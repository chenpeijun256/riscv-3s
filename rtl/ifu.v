==> flow/design.v <==
`timescale 1ns / 1ps
module ifu (
    input  [32-1:0] i_reset_pc,
    input i_jump_valid,
    input [32-1:0] i_jump_pc,
    output o_cmd_valid,  
    input  i_cmd_ready,  
    output [32-1:0] o_cmd_pc,  
    input  i_rsp_valid,  
    output o_rsp_ready,  
    input  i_rsp_err,    
    input clk,
    input rst_n
);
    reg [32-1:0] pc_cur_r;
    reg reset_done;
    wire rsp_succ;
    assign o_cmd_pc = pc_cur_r;
    assign o_cmd_valid = 1'b1; 
    assign o_rsp_ready = 1'b1; 
    assign rsp_succ = i_rsp_valid & (~i_rsp_err);
    always @(posedge clk) begin 
        if (rst_n == 1'b0) begin
            pc_cur_r <= #1 i_reset_pc;
            reset_done <= 1'b0;
        end
        else begin
            reset_done <= 1'b1;
            if (i_jump_valid) begin
                pc_cur_r <= #1 i_jump_pc;
            end
            else if (rsp_succ & reset_done) begin
                pc_cur_r <= #1 pc_cur_r + 3'h4;
            end
            else begin
                pc_cur_r <= pc_cur_r;
            end
        end
    end
endmodule
======== From RTL to reports: ifu ========
The steps from the RTL of ifu to its reports follow in flow order.
Line numbers count from 1 in the design file above.
Operators: Yosys type, input widths -> output width; for muxes data width and select width s.
Library cell names are shortened.
The mark -- stands for no value.
design
  top ..................................... ifu
  clock ................................... clk
  cell library ............................ sky130hd
  library corner .......................... tt_025C_1v80

======== Elaborated design ========
Counts by Yosys on the flattened word-level netlist (proc, flatten, opt, wreduce; memories kept). Register bits leave out memories and registers merged into their read ports (data or address). Print and check cells are left out. Cells with the same type and inputs are merged into one.
word-level totals
  register bits ........................... 33
  output and inout port bits .............. 34
cells by class
  eq/ne operators ......................... 1
  $add $sub $neg .......................... 1
  muxes and demuxes ....................... 4
  bitwise gates (word level) .............. 3
operator list
  operator               count
  $mux 32                3
  $add 32x3->32 const B  1
  $ne 3x2->1 const B     1
  $and 1x1->1            2
  $not 1->1              1
  $mux 1                 1

======== Depth ========
Longest topological path by Yosys (ltp), each cell counted once; first at word level (registers and memories cut), then after technology mapping (sequential cells cut; the memories' decode and read muxes count).
logic depth
  depth after elaboration ................. 6
  ABC_AREA ................................ 1
  gate-level depth with buffers ........... 9

======== After synthesis ========
Source: synth_stat.txt of the flow (Yosys; design flattened, memories mapped). It holds for the ABC_AREA given above (unset counts as 0); a run with the other value may have another netlist.
synthesis totals
  standard cells after synthesis .......... 382
  sequential area ......................... 980.9 um2
  mapped area ............................. 2552.4 um2
  flip-flop cells ......................... 33
  buffer cells ............................ 16
cell types
  type      count  area in all (um2)
  edfxtp_1  32     960.922
  nand2_1   146    548.026
  nand3_1   74     370.355
  inv_1     38     142.637
  nor2_1    33     123.869
  o21bai_1  11     82.579
  clkbuf_1  10     37.536
  nor2_2    6      37.536
  buf_6     3      33.782
  xor2_1    3      26.275
  o21ai_0   5      25.024
  buf_4     3      22.522
  nor2_4    2      22.522
  o211ai_1  3      22.522
  dfxtp_1   1      20.019
  and2_1    3      18.768
  ha_1      1      12.512
  nand2_2   2      12.512
Other cell types: 5; their cells: 6.

======== Path before layout ========
Source: OpenSTA report_checks on the synthesized netlist (no wires, ideal clock, input and output delay 20% of the period each), path of least setup slack; recovery checks are left aside. Register names are those of the netlist, which keeps one name where synthesis merged equal registers.
timing post-synthesis
  kind .................................... in2reg
  start ................................... input rst_n
  end ..................................... register pc_cur_r[10]
  path buffers ............................ 3
  time at the first pin ................... 0.834 ns
  delay of the path ....................... 1.685 ns
  period .................................. 4.17 ns
  stages .................................. 7
  data arrival time ....................... 2.132 ns
  library setup time ...................... 0.387 ns
  path slack .............................. 1.650 ns
  synthesis period reached ................ 2.52 ns
"delay of the path" is the arrival time less input delay plus setup time.
"stages" counts driving pins, that of a launching flip-flop among them; a cell with two outputs on the path counts twice.
"synthesis period reached" = period - worst setup slack (recovery checks aside). The figure is calculated, with input and output delays left at 20% of the set period.
The rows between start and end are the longest chain of elaborated cells between them; the timing report does not say that the signal goes this way. Where chains are equally long, one stands for them.
A line is the first line of the expression or statement that the cell stems from. Yosys adds cells for indexed reads and writes and turns some case tables into memories.
At most two assigning lines are given for a register; there are more.
The path ends at the enable pin of a flip-flop; only ways to that pin are counted.
between the ends, post-synthesis
  cell sequence ........................... buf_4 -> inv_2 -> or2_1 -> buf_6 -> clkinv_4 -> buf_6 -> nand2_1
  length of the longest elaborated chain .. 1
RTL lines, path post-synthesis
  element      line  source
  from (decl)  13    input rst_n
  $ne 3x2->1   --
  to (assign)  24    pc_cur_r <= #1 i_reset_pc;
  to (assign)  30    pc_cur_r <= #1 i_jump_pc;
  to (decl)    15    reg [32-1:0] pc_cur_r;

======== Timing after layout ========
From the final timing report of flow run A: the path of least setup slack in the routed layout; clock arrival at registers is part of the times.
timing after layout
  kind .................................... reg2out
  start ................................... register pc_cur_r[10]
  end ..................................... output o_cmd_pc[10]
  time at the first pin ................... 0.29 ns
  path buffers ............................ 2
  stages .................................. 3
  data arrival time ....................... 1.18 ns
  output delay ............................ 0.40 ns
  period .................................. 2.01 ns
  path slack .............................. 0.43 ns
At most two assigning lines are given for a register; there are more.
between the ends, after layout
  cell sequence ........................... edfxtp_1 -> buf_4 -> dlygate4sd2_1
  length of the longest elaborated chain .. 0
RTL lines, path after layout
  element        line  source
  from (decl)    15    reg [32-1:0] pc_cur_r;
  from (assign)  24    pc_cur_r <= #1 i_reset_pc;
  from (assign)  30    pc_cur_r <= #1 i_jump_pc;
  to (decl)      8     output [32-1:0] o_cmd_pc,

Appendix: measured runs

Record of 2 stored runs of the RTL-to-layout flow on ifu, platform sky130hd. The runs are unordered. Constraints: input delay and output delay 20% of the set period each, output load 0.01 pF.
By "worst setup path time (ns)" is meant the share of the clock period that the worst setup path is allowed (20% is reserved at inputs, 20% at outputs), minus its slack. Clock arrival times at its registers enter into it.
"finish__power__total" is the tool's figure for a default switching activity; nothing was simulated.

Flow files of flow run A
==> flow/run.sh <==
#!/bin/bash
# the make line also repeats the synthesis and layout settings of config.mk as NAME=value (left out here)
make -C /OpenROAD-flow-scripts/flow DESIGN_CONFIG=/design/flow/config.mk WORK_HOME=/design/flow/orfs CLKGATE_MAP_FILE= finish
==> flow/config.mk <==
export PLATFORM = sky130hd
export DESIGN_NAME = ifu
export DESIGN_NICKNAME = ifu
export VERILOG_FILES = /design/flow/design.v
export SDC_FILE = /design/flow/constraint.sdc
export NUM_CORES = 4
export LEC_CHECK = 0
export ABC_AREA = 1
export CAP_MARGIN = 5
export CELL_PAD_IN_SITES_DETAIL_PLACEMENT = 0
export CELL_PAD_IN_SITES_GLOBAL_PLACEMENT = 1
export CORE_ASPECT_RATIO = 0.82
export CORE_MARGIN = 2
export CORE_UTILIZATION = 28
export CTS_CLUSTER_SIZE = 52
export GPL_ROUTABILITY_DRIVEN = 1
export GPL_TIMING_DRIVEN = 0
export SETUP_SLACK_MARGIN = 0.49
export SLEW_MARGIN = 35
==> flow/constraint.sdc <==
create_clock -name core_clock -period 2.01 [get_ports {clk}]
set_input_delay 0.4020 -clock core_clock [delete_from_list [all_inputs] [get_ports {clk}]]
set_output_delay 0.4020 -clock core_clock [all_outputs]
set_load 0.01 [all_outputs]

report of flow run A
yosys chip area after synthesis (um^2): 2552.4
finish__design__die__area: 9899.5
finish__design__instance__area__stdcell: 4504.3
finish__design__instance__utilization: 0.5093
finish__timing__setup__ws: 0.432
finish__timing__setup__tns: 0.000
finish__timing__hold__ws: 0.346
finish__power__total: 2.248e-03
worst setup path time (ns): 1.18
worst setup path kind: reg2out

Flow files of flow run B
==> flow/run.sh <==
#!/bin/bash
# the make line also repeats the synthesis and layout settings of config.mk as NAME=value (left out here)
make -C /OpenROAD-flow-scripts/flow DESIGN_CONFIG=/design/flow/config.mk WORK_HOME=/design/flow/orfs CLKGATE_MAP_FILE= finish
==> flow/config.mk <==
export PLATFORM = sky130hd
export DESIGN_NAME = ifu
export DESIGN_NICKNAME = ifu
export VERILOG_FILES = /design/flow/design.v
export SDC_FILE = /design/flow/constraint.sdc
export NUM_CORES = 4
export LEC_CHECK = 0
export ABC_AREA = 1
export CAP_MARGIN = 10
export CORE_MARGIN = 2
export CORE_UTILIZATION = 27
export GPL_ROUTABILITY_DRIVEN = 0
export MAX_ROUTING_LAYER = met4
export PLACE_DENSITY = 0.9
export SLEW_MARGIN = 20
==> flow/constraint.sdc <==
create_clock -name core_clock -period 1.97 [get_ports {clk}]
set_input_delay 0.3940 -clock core_clock [delete_from_list [all_inputs] [get_ports {clk}]]
set_output_delay 0.3940 -clock core_clock [all_outputs]
set_load 0.01 [all_outputs]

report of flow run B
yosys chip area after synthesis (um^2): 2552.4
finish__design__die__area: 10247.5
finish__design__instance__area__stdcell: 3761.1
finish__design__instance__utilization: 0.4090
finish__timing__setup__ws: 0.148
finish__timing__setup__tns: 0.000
finish__timing__hold__ws: 0.706
finish__power__total: 2.141e-03
worst setup path time (ns): 1.82
worst setup path kind: reg2reg
